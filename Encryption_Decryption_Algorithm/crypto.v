==> flow/design.v <==
module crypto (clk, rst, enable, plain_data, encrypted_data, decrypted_data);
input clk, rst, enable;
input  [7:0] plain_data;
output [7:0] encrypted_data;
output [7:0] decrypted_data;
wire [7:0] key;
LFSR Keygeneration(.clk(clk), .rst(rst), .enable(enable), .keystream(key));
encrypt enc(.d_in(plain_data), .key(key), .d_out(encrypted_data));
decrypt dec(.d_in(encrypted_data), .key(key), .d_out(decrypted_data));
endmodule
module LFSR(clk, rst, enable, keystream);
input clk, rst, enable;
output reg [7:0] keystream;
reg [7:0] lfsr;
always @(posedge clk or posedge rst) 
begin
    if(rst)
        lfsr <= 8'b10101100;
    else if(enable)
        lfsr <= {lfsr[6:0], lfsr[7]^lfsr[6]^lfsr[5]^lfsr[4]^lfsr[3]};
end
always @(*)
begin
    keystream = lfsr;
end
endmodule
module sbox_encrypt(d_in, d_out);
input  [7:0] d_in;
output [7:0] d_out;
function [3:0] sbox;
    input [3:0] nibble;
    case (nibble)
        4'h0: sbox = 4'h6;  4'h1: sbox = 4'h4;  4'h2: sbox = 4'hC;  4'h3: sbox = 4'h5;
        4'h4: sbox = 4'h0;  4'h5: sbox = 4'h7;  4'h6: sbox = 4'h2;  4'h7: sbox = 4'hE;
        4'h8: sbox = 4'h1;  4'h9: sbox = 4'hF;  4'hA: sbox = 4'h3;  4'hB: sbox = 4'hD;
        4'hC: sbox = 4'h8;  4'hD: sbox = 4'hA;  4'hE: sbox = 4'h9;  4'hF: sbox = 4'hB;
        default: sbox = 4'h0;
    endcase
endfunction
assign d_out = {sbox(d_in[7:4]), sbox(d_in[3:0])};
endmodule
module sbox_decrypt(d_in, d_out);
input  [7:0] d_in;
output [7:0] d_out;
function [3:0] inv;
    input [3:0] nibble;
    case (nibble)
        4'h6: inv = 4'h0;  4'h4: inv = 4'h1;  4'hC: inv = 4'h2;  4'h5: inv = 4'h3;
        4'h0: inv = 4'h4;  4'h7: inv = 4'h5;  4'h2: inv = 4'h6;  4'hE: inv = 4'h7;
        4'h1: inv = 4'h8;  4'hF: inv = 4'h9;  4'h3: inv = 4'hA;  4'hD: inv = 4'hB;
        4'h8: inv = 4'hC;  4'hA: inv = 4'hD;  4'h9: inv = 4'hE;  4'hB: inv = 4'hF;
        default: inv = 4'h0;
    endcase
endfunction
assign d_out = {inv(d_in[7:4]), inv(d_in[3:0])};
endmodule
module encrypt(d_in, key, d_out);
input  [7:0] d_in;
input  [7:0] key;
output [7:0] d_out;
wire [7:0] xor_out, rot_out, sbox_out;
assign xor_out = d_in ^ key;
assign rot_out = {xor_out[6:0], xor_out[7]};  
sbox_encrypt SBOX(.d_in(rot_out), .d_out(sbox_out));
assign d_out = sbox_out;
endmodule
module decrypt (d_in, key, d_out);
input  [7:0] d_in;
input  [7:0] key;
output [7:0] d_out;
wire [7:0] invsbox_out, rot_out;
sbox_decrypt INV(.d_in(d_in), .d_out(invsbox_out));
assign rot_out = {invsbox_out[0], invsbox_out[7:1]};  
assign d_out = rot_out ^ key;
endmodule
* Tool chain data of crypto
What the tools print for crypto, step after step.
Line numbers count from 1 in the design file above.
Operators: Yosys type, input widths -> output width; for muxes data width and select width s.
Library cell names are shortened.
A cell with -- has no value.
- Top :: crypto
- Clock :: clk
- Library :: sky130hd
- Timing corner :: tt_025C_1v80

* After elaboration
Source: Yosys, flattened and elaborated, memories not mapped. Widths are those after wreduce; folded enables and synchronous resets count as part of the registers. Registers that Yosys merges into a memory's read port (data or address) are not register bits. Print and check cells do not count. Equal cells are merged and count once.
Yosys's memory passes give these memory sizes; they may raise the number of words (mostly to a power of two), join words into wider ones and drop unused or constant bits.
- Output and inout bits :: 16
- ROM bits :: 256
- Memory cells :: 4
- Input port bits :: 11
- Elaborated cells :: 11
- Flip-flop bits (word level) :: 8
** Memories
- (no name shown) :: words 16, bits a word 4, rd ports 1, write ports 0, line 47 : case (nibble)
- (no name shown) :: words 16, bits a word 4, rd ports 1, write ports 0, line 47
- (no name shown) :: words 16, bits a word 4, rd ports 1, write ports 0, line 32 : case (nibble)
- (no name shown) :: words 16, bits a word 4, rd ports 1, write ports 0, line 32
- Bitwise logic cells :: 6
** Operators with widths (number)
- $xor 8x8->8 :: 2
- $xor 1x1->1 :: 4

* Depth
Yosys ltp: most cells in a row. Word level: on the elaborated netlist, between registers, memories and ports. Mapped: between sequential cells and ports; inverters and the memories' decode and read muxes count.
- Depth after elaboration :: 4
- ABC_AREA :: 0
- Mapped depth :: 5
- Gate-level depth less buffers :: 5

* Mapped cells and area
The flow's flattened synthesis, as Yosys stat reports it; memories are mapped. The netlist is that of the ABC_AREA named above (0 if unset); the other value can give another one.
The area totals of this step are shown rounded.
** Cell types
- dfstp_2 :: number 4, total area 105.101 µm²
- dfrtp_1 :: number 4, total area 100.096 µm²
- mux2_2 :: number 8, total area 90.086 µm²
- ha_1 :: number 6, total area 75.072 µm²
- mux4_2 :: number 2, total area 45.043 µm²
- xnor2_1 :: number 5, total area 43.792 µm²
- xor2_1 :: number 5, total area 43.792 µm²
- clkbuf_1 :: number 9, total area 33.782 µm²
- inv_1 :: number 9, total area 33.782 µm²
- xor2_2 :: number 2, total area 32.531 µm²
- xnor3_4 :: number 1, total area 26.275 µm²
- nor2_1 :: number 6, total area 22.522 µm²
- o221ai_1 :: number 2, total area 17.517 µm²
- a21boi_0 :: number 2, total area 15.014 µm²
- and3_1 :: number 2, total area 12.512 µm²
- a211o_2 :: number 1, total area 10.01 µm²
- a21oi_1 :: number 2, total area 10.01 µm²
- nand3_1 :: number 2, total area 10.01 µm²
Not listed: further types 2, cells in them 3.
- Sequential part of the area :: 205 µm²
- Buffer cells :: 9
- Flip-flop cells :: 8
- Mapped area :: 746 µm²
- Cells in the netlist :: 75
The figures by module come from a second, unflattened synthesis with its own total; it is not the netlist above.
- Cell total of the unflattened synthesis :: 104
- Area (unflattened synthesis) :: 968 µm²
Each row is one instance without its submodules.
** By module
- LFSR :: cells 21, instances 1, seq. area 205 µm², area 355 µm²
- sbox_encrypt :: cells 38, instances 1, seq. area 0.0 µm², area 325 µm²
- sbox_decrypt :: cells 29, instances 1, seq. area 0.0 µm², area 148 µm²
- decrypt :: cells 8, instances 1, seq. area 0.0 µm², area 70.1 µm²
- encrypt :: cells 8, instances 1, seq. area 0.0 µm², area 70.1 µm²
- crypto :: cells 0, instances 1, seq. area 0.0 µm², area 0.0 µm²

* Path before layout
Source: OpenSTA report_checks on the synthesized netlist (no wires, ideal clock, input and output delay 20% of the period each), path of least setup slack; recovery checks are left aside. Register names are those of the netlist, which keeps one name where synthesis merged equal registers.
- Kind :: input to output
- Start :: in plain_data[0]
- End :: out encrypted_data[1]
- External output delay :: 814 ps
- Required time :: 3256 ps
- Path delay :: 1076 ps
- External input delay :: 814 ps
- Slack :: 1366 ps
- Launch time at the first pin :: 814 ps
- Buffers on the path :: 0
- Stages on the path :: 5
- Arrival :: 1890 ps
- Clock period :: 4070 ps
- Synthesis period reached :: 2704 ps
"path delay" = arrival - input delay + setup time.
A path that ends at an output port has no setup time.
"stages on the path" counts driving pins, that of a launching flip-flop among them; a cell with two outputs on the path counts twice.
"synthesis period reached" is the clock period less the worst setup slack; recovery checks do not enter. This is arithmetic on one report: input and output delays are still those of the set period (20% each).
Between the ends stands the longest chain of elaborated cells between them, by number of cells; it is not shown to be the way that was timed. Of several equally long chains one is given.
A line is the first line of the expression or statement that the cell stems from. Yosys adds cells for indexed reads and writes and turns some case tables into memories.
The chain passes a memory read, where the word-level depth is cut; so it can be longer than that depth.
- Cells stage by stage :: xor2_1 -> inv_1 -> ha_1 -> inv_1 -> mux4_2
- Cells in the longest elaborated chain :: 2
- Elaborated cells on any way between the ends :: 2
- RTL lines with such cells :: 2
- Those cells by class :: logic: 1; memory: 1
** RTL lines, path post-synthesis
- start: declaration :: line 3 : input  [7:0] plain_data;
- $xor 8x8->8 :: line 62 : assign xor_out = d_in ^ key;
- $mem_v2 16x4 :: line 32 : case (nibble)
- end: declaration :: line 4 : output [7:0] encrypted_data;

* Timing after layout
Path of least setup slack in the final report of entry A (OpenROAD, finished layout, wires in). Where an end is a register, its clock arrival counts in the times.
The path's times are printed in steps of 10 ps; the period is the one set.
- Kind :: input to output
- Start :: in plain_data[0]
- End :: out encrypted_data[3]
- Clock period :: 2390 ps
- External output delay :: 480 ps
- External input delay :: 480 ps
- Slack :: -130 ps
- Launch time at the first pin :: 480 ps
- Required time :: 1910 ps
- Buffers on the path :: 5
- Arrival :: 2040 ps
- Stages on the path :: 9
Between the ends stands the longest chain of elaborated cells between them, by number of cells; it is not shown to be the way that was timed. Of several equally long chains one is given.
The chain passes a memory read, where the word-level depth is cut; so it can be longer than that depth.
- Cells stage by stage :: dlygate4sd2_1 -> xor2_1 -> buf_4 -> buf_4 -> buf_4 -> ha_1 -> and3_1 -> a211o_1 -> clkdlybuf4s15_2
- Cells in the longest elaborated chain :: 2
- Elaborated cells on any way between the ends :: 2
- RTL lines with such cells :: 2
- Those cells by class :: logic: 1; memory: 1
** RTL lines, path after layout
- start: declaration :: line 3 : input  [7:0] plain_data;
- $xor 8x8->8 :: line 62 : assign xor_out = d_in ^ key;
- $mem_v2 16x4 :: line 32 : case (nibble)
- end: declaration :: line 4 : output [7:0] encrypted_data;

Wiki page: crypto / flow data

Module crypto, platform sky130hd: 2 stored runs of the flow (Yosys, OpenROAD) with differing settings, in no particular order. Input and output delays are each 20% of the period that was set; the output load is 0.01 pF.
"achieved period" is the run's clock period less its worst setup slack. It is reckoned from that one timing run; input and output delays stay at 20% of the period that was set.
"allowed time less slack (worst setup path)" = time allowed to the worst setup path (clock period - input delay - output delay, where it has them) - its slack; a late launch clock adds to it, a late capture clock takes from it.
By "total design power" is meant OpenSTA's value without simulated activity: inputs other than the clock are taken to toggle once in ten clock periods, and the tool carries that through the logic.
"allowed time less slack (worst setup path)" is known to 10 ps.
The measured numbers are rounded.

* Entry A
** Files
==> flow/run.sh <==
#!/bin/bash
# the make line also repeats the synthesis and layout settings of config.mk as NAME=value (left out here)
make -C /OpenROAD-flow-scripts/flow DESIGN_CONFIG=/design/flow/config.mk WORK_HOME=/design/flow/orfs CLKGATE_MAP_FILE= finish
==> flow/config.mk <==
export PLATFORM = sky130hd
export DESIGN_NAME = crypto
export DESIGN_NICKNAME = crypto
export VERILOG_FILES = /design/flow/design.v
export SDC_FILE = /design/flow/constraint.sdc
export NUM_CORES = 4
export LEC_CHECK = 0
export ABC_AREA = 0
export CAP_MARGIN = 20
export CELL_PAD_IN_SITES_DETAIL_PLACEMENT = 1
export CELL_PAD_IN_SITES_GLOBAL_PLACEMENT = 0
export CORE_MARGIN = 6
export CORE_UTILIZATION = 20
export GPL_ROUTABILITY_DRIVEN = 1
export GPL_TIMING_DRIVEN = 1
export MIN_ROUTING_LAYER = met1
export PLACE_DENSITY_LB_ADDON = 0.15
export SETUP_SLACK_MARGIN = -0.19
export SLEW_MARGIN = 20
export TNS_END_PERCENT = 55
==> flow/constraint.sdc <==
create_clock -name core_clock -period 2.39 [get_ports {clk}]
set_input_delay 0.4780 -clock core_clock [delete_from_list [all_inputs] [get_ports {clk}]]
set_output_delay 0.4780 -clock core_clock [all_outputs]
set_load 0.01 [all_outputs]
** Results
- Standard-cell area after routing :: 1230 µm²
- Achieved period :: 2516 ps
- Allowed time less slack (worst setup path) :: 1560 ps
- Type of the worst setup path :: input to output
- Setup slack of the worst path :: -126 ps
- Area of the die :: 5340 µm²
- Setup TNS :: -471 ps
- Synthesized cell area :: 746 µm²
- Utilization in the final report :: 35.8%
- Total design power :: 0.000431 W

* Entry B
** Files
==> flow/run.sh <==
#!/bin/bash
# the make line also repeats the synthesis and layout settings of config.mk as NAME=value (left out here)
make -C /OpenROAD-flow-scripts/flow DESIGN_CONFIG=/design/flow/config.mk WORK_HOME=/design/flow/orfs CLKGATE_MAP_FILE= finish
==> flow/config.mk <==
export PLATFORM = sky130hd
export DESIGN_NAME = crypto
export DESIGN_NICKNAME = crypto
export VERILOG_FILES = /design/flow/design.v
export SDC_FILE = /design/flow/constraint.sdc
export NUM_CORES = 4
export LEC_CHECK = 0
export CAP_MARGIN = 20
export CORE_MARGIN = 2
export CORE_UTILIZATION = 50
export SLEW_MARGIN = 20
==> flow/constraint.sdc <==
create_clock -name core_clock -period 2.24 [get_ports {clk}]
set_input_delay 0.4480 -clock core_clock [delete_from_list [all_inputs] [get_ports {clk}]]
set_output_delay 0.4480 -clock core_clock [all_outputs]
set_load 0.01 [all_outputs]
** Results
- Standard-cell area after routing :: 1240 µm²
- Achieved period :: 2407 ps
- Allowed time less slack (worst setup path) :: 1960 ps
- Type of the worst setup path :: register to output
- Setup slack of the worst path :: -167 ps
- Area of the die :: 1820 µm²
- Setup TNS :: -276 ps
- Synthesized cell area :: 746 µm²
- Utilization in the final report :: 92.0%
- Total design power :: 0.000423 W
